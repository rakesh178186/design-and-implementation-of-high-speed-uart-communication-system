==> flow/design.v <==
`timescale 1ns / 1ps
module Rs232_Controller(clk,reset,data_in,start_flag,data_out,done_flag);
parameter N=8;
parameter n=8;
  input clk;   
  input reset; 
  input [(N*n)-1:0] data_in;  
  output start_flag;
  output [(N*n)-1:0] data_out; 
  output done_flag;
  wire Rs232_Txd,Rs232_Rxd;
 assign Rs232_Rxd = Rs232_Txd;
 Rs232_Tx_nbytes tx(.clk(clk),
                    .reset(reset),
                    .tx_start_flag(start_flag),
                    .data_in(data_in),
                    .tx_done_flag(done_flag),
                    .Rs232_Txd(Rs232_Txd));
 Rs232_Rx_nbytes Rx(.clk(clk),
                    .reset(reset),
                    .Rs232_Rxd(Rs232_Rxd),
                    .data_out(data_out));
endmodule  
`timescale 1ns / 1ps
module Rs232_Rx_nbytes(clk,reset,Rs232_Rxd,data_out);
  parameter n = 8;  
  parameter N = 8;  
  parameter mlb=0;  
  parameter BAUD_RATE = 16'h28B0;    
  input clk;   
  input reset; 
  input Rs232_Rxd;   
  output reg [(N*n)-1:0] data_out = 0;  
  reg [15:0] clk_count = 0;           
  reg [N+1:0] shift_reg[n-1:0];       
  reg start_bit ;                     
  reg [3:0] state = 4'b0000;          
  reg [(N*n)-1:0] bit_counter=0 ;     
  reg [n-1:0] byte_counter = n-1;     
  reg [n-1:0] count;                  
  always @(posedge clk) 
    begin
         if (reset == 1'b0)      
              begin 
                 state <= 4'b0000;            
                 clk_count <= 0;              
                 start_bit <= 1;              
                 if(mlb==0)                   
                    begin
                      count <= n-1;           
                    end
                 else                        
                    begin
                     count<=n;               
                 end
             end 
        else
             begin
               case (state)                 
          4'b0000:  
              begin
                 if (start_bit== 1)         
                   begin
                     state <= 4'b0001;   
                   end
                else 
                  begin
                     state <= 4'b0000;      
                  end
              end
        4'b0001:  
            begin
              if ((BAUD_RATE - 1) == clk_count)  
                 begin
                     state <=  4'b0010;      
                     clk_count <= 0;         
                    if(mlb==0)              
                        begin
                           bit_counter<=N+1;       
                        end
                    else begin
                         bit_counter<=0;           
                    end
                 end 
             else
                 begin
                    state <=4'b0001;    
                    clk_count <= clk_count + 1;
                 end
          end
         4'b0010:   
             begin
                 if ((BAUD_RATE - 1) == clk_count)                  
                    begin
                      shift_reg[byte_counter][bit_counter] <= Rs232_Rxd;  
                        if(mlb==0)
                            begin
                             bit_counter <= bit_counter -1;         
                            end
                        else begin
                             bit_counter <= bit_counter +1;         
                        end
                         if(mlb==0)
                            begin
                      data_out[(count*N) +: N]<= shift_reg[byte_counter][9:2];   
                      end
                      else begin
                        data_out[(count*N-1) -: N]<= shift_reg[byte_counter][7:0];   
                      end
                        if (bit_counter ==0 &&mlb==0)begin          
                            state <=  4'b0100;  
                          end 
                          else if( bit_counter==N+1 && mlb==1) begin   
                                state <=  4'b0100;  
                          end
                       else 
                         begin
                            state <=  4'b0010;  
                         end
                      clk_count <= 0;
                    end
                 else 
                    begin
                      state <= 4'b0010;  
                      clk_count <= clk_count + 1; 
                     end
           end
          4'b0100:  
                begin
                 if(byte_counter>=0)  
                     begin
                        if((count >= 0&& count<=n-1) &&mlb==0)      
                             begin
                                  byte_counter <= byte_counter - 1; 
                                  bit_counter<=N+1;                
                                  count <= count-1;                
                             end
                        else if((count >= 0&& count<=n) && mlb==1)
                             begin
                                  byte_counter <= byte_counter - 1; 
                                  bit_counter<=0;                   
                                  count <= count-1;                 
                             end
                         clk_count <= 0;
                         state<=4'b0010;  
                    end
                 else 
                     begin
                         byte_counter <= n-1;  
                         state <= 4'b1101;     
                    end
              end
         4'b0011:   
              begin
                 state <= 2'b0011;  
                 clk_count <= 0; 
             end
      endcase 
    end
  end
endmodule  
`timescale 1ns / 1ps
module Rs232_Tx_nbytes(clk,reset,tx_start_flag,data_in,tx_done_flag,Rs232_Txd);
  parameter n = 8;  
  parameter N = 8;  
  parameter mlb = 0;  
  parameter BAUD_RATE = 16'h28B0;  
  input clk;
  input reset;
  input [(N*n)-1:0] data_in;
  output reg tx_start_flag = 1'b0;
  output reg tx_done_flag = 1'b0;
  output wire Rs232_Txd;
  reg [15:0] clk_count = 0;  
  reg [N-1:0] data_buffer = (n*N) - N;  
  reg [N-1:0] data[n-1:0];  
  reg start = 1'b1;  
  reg [3:0] state = 4'b0000;  
  reg tx_data;  
  reg [n-1:0] byte_counter = n-1;  
  reg [n-1:0] count;  
  always @(posedge clk) begin
    if (reset == 1'b0)
      begin
        tx_data <= 1'b1;  
        state <= 4'b0000;  
        clk_count <= 0;  
        start <= 1'b1;  
        count <= n-1;  
        tx_start_flag <= 1'b0;
        tx_done_flag <= 1'b0;
      end
    else
      begin
        case(state)
          4'b0000:  
            begin
              if (start)
                begin
                  state <= 4'b0001;  
                  data[count] <= data_in[(count*N) +: N];  
                  if (count >= 0)
                    begin
                      count <= count-1;  
                    end
                end
              else
                begin
                  state <= 4'b0000;  
                end
            end
          4'b0001:  
            begin
              start <= 1'b0;  
              tx_data <= 0;  
               tx_start_flag <= 1'b1;
              if ((BAUD_RATE - 1) == clk_count)  
                begin
                  state <= 4'b0010;  
                  clk_count <= 0;
                  if (mlb == 0)  
                    begin
                      data_buffer <= N-1;  
                    end
                  else
                    begin
                      data_buffer <= 0;  
                    end
                end
              else
                begin
                  state <= 4'b0001;  
                  clk_count <= clk_count + 1;  
                end
            end
          4'b0010:  
            begin
              tx_start_flag <= 1'b0;
              tx_data <= data[byte_counter][data_buffer];  
              if ((BAUD_RATE - 1) == clk_count)  
                begin
                  if (mlb == 0)
                    begin
                      data_buffer <= data_buffer-1;  
                    end
                  else
                    begin
                      data_buffer <= data_buffer + 1;  
                    end
                  if (data_buffer == 0 && mlb == 0)  
                    begin
                      state <= 4'b0011;  
                    end
                  else if (data_buffer == N-1 && mlb == 1)  
                    begin
                      state <= 4'b0011;  
                    end
                  else
                    begin
                      state <= 4'b0010;  
                    end
                  clk_count <= 0;
                end
              else
                begin
                  state <= 4'b0010;  
                  clk_count <= clk_count + 1;  
                end
            end
          4'b0011:  
            begin
              tx_start_flag <= 0;
              tx_data <= 1'b1;  
              if ((BAUD_RATE - 1) == clk_count)  
                begin
                  state <= 4'b0100;  
                  clk_count <= 0;
                  end
              else
                begin
                  state <= 4'b0011;  
                  clk_count <= clk_count + 1;
                end
            end
          4'b0100:  
            begin
              state <= 4'b0000;  
              clk_count <= 0;
              start <= 1'b1;  
              byte_counter <= byte_counter - 1;  
              if (byte_counter == 0)
                begin
                  byte_counter <= n-1;  
                  state <= 4'b1101;
                end
            end
          4'b1101:  
            begin
            tx_done_flag <= 1'b1;
              clk_count <= 0;  
            end
          default:
            begin
              state <= 4'b1101;  
            end
        endcase  
      end
  end
  assign Rs232_Txd = tx_data;  
endmodule  
Reports on Rs232_Controller
What the tools print for Rs232_Controller, step after step.
Line numbers count from 1 in the design file above.
Library cell names are shortened.
{ "design": {"top_module": "Rs232_Controller", "clk_port": "clk", "cell_library": "sky130hd", "lib_corner": "tt_025C_1v80"} }

Elaborated design
Yosys after proc, flatten, opt, wreduce and memory -nomap, before mapping. Memory bits, and registers merged into a memory's read port (data or address), are not among the register bits. Print and check cells are not counted.
Yosys's memory passes give these memory sizes; they may raise the number of words (mostly to a power of two), join words into wider ones and drop unused or constant bits.
{ "bits": {"regBits": 212, "ramBits": 144, "memories": 2, "in_bits": 66, "output_inout_bits": 66, "elab_cells": 131} }
{ "memory_table": {"columns": ["name", "size", "width", "read_ports", "write_ports", "line", "text"], "rows": [
  ["Rx.shift_reg", 8, 10, 1, 1, 35, "reg [N+1:0] shift_reg[n-1:0];"],
  ["tx.data", 8, 8, 1, 1, 176, "reg [N-1:0] data[n-1:0];"]
]} }
{ "classes": {"n_addsub": 9, "cmp": 4, "n_eq": 18, "shifts": 6, "muxes": 48, "logic": 3, "n_reduce_logical": 26} }
{ "op_table": {"columns": ["op", "n"], "rows": [
  ["64-bit two-way mux", 4],
  ["64-bit case mux with 3-bit select", 1],
  ["1-bit by 64-bit left shift with 10-bit output", 1],
  ["1-bit by 64-bit left shift with 10-bit output with constant A", 1],
  ["64-bit by 1-bit subtractor with 64-bit output with constant B", 1],
  ["64-bit by 12-bit indexed select with 8-bit output", 1],
  ["64-bit bitwise AND", 1],
  ["64-bit bitwise OR", 1],
  ["64-bit inverter", 1],
  ["64-bit logical NOT", 1],
  ["8-bit by 33-bit variable shift with 64-bit output", 1],
  ["8-bit by 33-bit variable shift with 64-bit output with constant A", 1],
  ["10-bit two-way mux", 6],
  ["8-bit two-way mux", 7],
  ["16-bit case mux with 3-bit select", 1],
  ["16-bit two-way mux", 3],
  ["8-bit by 1-bit subtractor with 8-bit output with constant B", 5],
  ["11-bit negator with 33-bit output", 1],
  ["14-bit by 16-bit equality test with 1-bit output with constant A", 2],
  ["16-bit by 1-bit adder with 16-bit output with constant B", 2],
  ["16-bit case mux with 2-bit select", 1],
  ["8-bit by 1-bit >= comparator with 1-bit output with constant B", 3],
  ["4-bit case mux with 6-bit select", 1],
  ["3-bit two-way mux", 8],
  ["4-bit case mux with 5-bit select", 1],
  ["4-bit by 2-bit equality test with 1-bit output with constant B", 4],
  ["8-bit logical NOT", 2],
  ["8-bit case mux with 2-bit select", 1]
]} }
Not listed: further kinds 24, cells in them 51.

Depth
Yosys ltp: most cells in a row. Word level: on the elaborated netlist, between registers, memories and ports. Mapped: between sequential cells and ports; inverters and the memories' decode and read muxes count.
{ "depth": {"word_depth": 5, "ABC_AREA": 1, "ltp_mapped": 14, "depth_no_buf": 13} }

Mapped cells and area
Source: synth_stat.txt of the flow (Yosys; design flattened, memories mapped). It holds for the ABC_AREA given above (unset counts as 0); a run with the other value may have another netlist.
The area totals of this step are shown rounded.
{ "synth_totals": {"cell_count": 1995, "area_mm2": 0.01697, "ff_cells": 331, "n_buf": 59} }
{ "by_type": {"columns": ["cell_type", "n", "area_total_um2"], "rows": [
  ["edfxtp_1", 275, 8257.92],
  ["nand2_1", 411, 1542.73],
  ["nor2_1", 366, 1.37E+03],
  ["dfxtp_1", 56, 1.12E+03],
  ["inv_1", 214, 803.27],
  ["nand3_1", 110, 550.528],
  ["nand4_1", 74, 462.944],
  ["a21oi_1", 88, 440.422],
  ["nor3_1", 81, 405.389],
  ["o21ai_0", 80, 400.384],
  ["o22ai_1", 25, 156.4],
  ["clkbuf_1", 41, 153.898],
  ["or2_2", 22, 137.632],
  ["ha_1", 10, 125.12],
  ["o21ai_1", 24, 120.115],
  ["xor2_1", 13, 113.859],
  ["o32ai_1", 7, 61.309],
  ["buf_6", 5, 56.304]
]} }
Other cell types: 33; their cells: 93.

Timing after synthesis
Path of least setup slack by OpenSTA after synthesis, without wires, with an ideal clock, recovery checks aside; 20% of the period is set as input and as output delay. Where synthesis merged equal registers, the netlist keeps one of their names.
{ "synth_timing": {"path_type": "input-to-reg", "start": "in reset", "end": "mem Rx.shift_reg[3][4]", "tclk_ns": 10.0, "in_delay_ns": 2.000, "setup_ns": 0.313, "arrival_ns": 5.914, "t_required_ns": 9.687, "setup_slack_ns": 3.773, "path_delay_ns": 4.227, "path_stages": 8, "period_less_setup_slack_ns": 6.227} }
"path_delay_ns" is the arrival time less input delay plus setup time.
"path_stages": output pins that drive a net of the path, with the launching flip-flop's if there is one; two outputs of one cell count as two.
"period_less_setup_slack_ns" = period - worst setup slack (recovery checks aside). The figure is calculated, with input and output delays left at 20% of the set period.
Between the ends stands the longest chain of elaborated cells between them, by number of cells; it is not shown to be the way that was timed. Of several equally long chains one is given.
Each line given opens the expression or statement behind the cell; cells for indexed reads and writes are added by Yosys, which also makes memories of some case tables.
The path ends at the enable pin of a flip-flop; only ways to that pin are counted.
{ "synth_between": {"cell_sequence": "buf_2 > clkinv_1 > nor3_2 > inv_1 > nor2_1 > inv_2 > buf_2 > nor3_1", "elab_chain_len": 1, "cells_between": 2, "lines_between": 1, "classes_between": "mux (2)"} }
{ "synth_lines": {"columns": ["element", "line", "text"], "rows": [
  ["start, declared", 6, "input reset;"],
  ["3-bit two-way mux", 43, "if (reset == 1'b0)"],
  ["end, declared", 35, "reg [N+1:0] shift_reg[n-1:0];"]
]} }

Worst path after layout
Path of least setup slack in the final report of flow run A (OpenROAD, finished layout, wires in). Where an end is a register, its clock arrival counts in the times.
{ "layout_timing": {"path_type": "input-to-reg", "start": "in reset", "end": "reg Rx.bit_counter[26]", "tclk_ns": 5.69, "in_delay_ns": 1.14, "setup_ns": 0.37, "arrival_ns": 3.66, "t_required_ns": 5.89, "setup_slack_ns": 2.23, "path_stages": 8} }
Between the ends stands the longest chain of elaborated cells between them, by number of cells; it is not shown to be the way that was timed. Of several equally long chains one is given.
At most two assigning lines are given for a register; there are more.
{ "layout_between": {"cell_sequence": "clkdlybuf4s50_1 > buf_4 > clkinv_1 > buf_4 > nor2_1 > o32ai_1 > inv_2 > buf_4", "elab_chain_len": 1, "cells_between": 1, "lines_between": 0, "classes_between": "reduce/logical (1)"} }
{ "layout_lines": {"columns": ["element", "line", "text"], "rows": [
  ["start, declared", 6, "input reset;"],
  ["6-bit AND reduction", null, null],
  ["end, assigned", 79, "bit_counter<=N+1;"],
  ["end, assigned", 98, "bit_counter <= bit_counter -1;"],
  ["end, declared", 38, "reg [(N*n)-1:0] bit_counter=0 ;"]
]} }

Stored flow runs of Rs232_Controller (2 of them; Yosys, OpenROAD, sky130hd). They differ in their settings and are not a sequence. Constraints: input delay and output delay 20% of the set period each, output load 0.01 pF.
"achieved period" is the run's clock period less its worst setup slack. It is reckoned from that one timing run; input and output delays stay at 20% of the period that was set.
"worst path time": the worst setup path's part of the clock period (all of it between registers, 20% less for each end at a port) less its slack. A launch clock that arrives late makes it longer, a capture clock that arrives late makes it shorter.
"total design power" rests on the timing tool's default activity at the inputs, not on a simulated workload.
Measured values are rounded.

==> flow run A: settings <==
{ "period_ns": 5.69, "CORE_UTILIZATION": 24, "SETUP_SLACK_MARGIN": -0.37, "PLACE_DENSITY_LB_ADDON": 0.3, "CORE_ASPECT_RATIO": 0.87, "CELL_PAD_IN_SITES_GLOBAL_PLACEMENT": 1, "TNS_END_PERCENT": 50, "ABC_AREA": 1, "GPL_TIMING_DRIVEN": 1, "GPL_ROUTABILITY_DRIVEN": 1, "CTS_CLUSTER_SIZE": 13, "CAP_MARGIN": 10, "MIN_ROUTING_LAYER": "met2", "CORE_MARGIN": 2, "SLEW_MARGIN": 20 }
==> flow run A: results <==
synthesis area: 0.01697 mm²
die footprint: 0.07286 mm²
utilization of the finished layout: 0.295
setup slack of the worst path: 2.232 ns
total negative slack: 0.000 ns
worst-case hold slack: 0.472 ns
total design power: 5,648 µW
achieved period: 3.458 ns
worst path time: 2.32 ns
critical path kind: input-to-reg

==> flow run B: settings <==
{ "period_ns": 3.86, "CORE_UTILIZATION": 20, "PLACE_DENSITY": 0.82, "CELL_PAD_IN_SITES_GLOBAL_PLACEMENT": 1, "CELL_PAD_IN_SITES_DETAIL_PLACEMENT": 1, "GPL_TIMING_DRIVEN": 1, "CTS_CLUSTER_DIAMETER": 59, "MIN_ROUTING_LAYER": "met1", "MAX_ROUTING_LAYER": "met4", "CAP_MARGIN": 20, "CORE_MARGIN": 2, "SLEW_MARGIN": 20 }
==> flow run B: results <==
synthesis area: 0.01594 mm²
die footprint: 0.08196 mm²
utilization of the finished layout: 0.253
setup slack of the worst path: 0.529 ns
total negative slack: 0.000 ns
worst-case hold slack: 0.526 ns
total design power: 8,180 µW
achieved period: 3.331 ns
worst path time: 3.33 ns
critical path kind: reg-to-reg
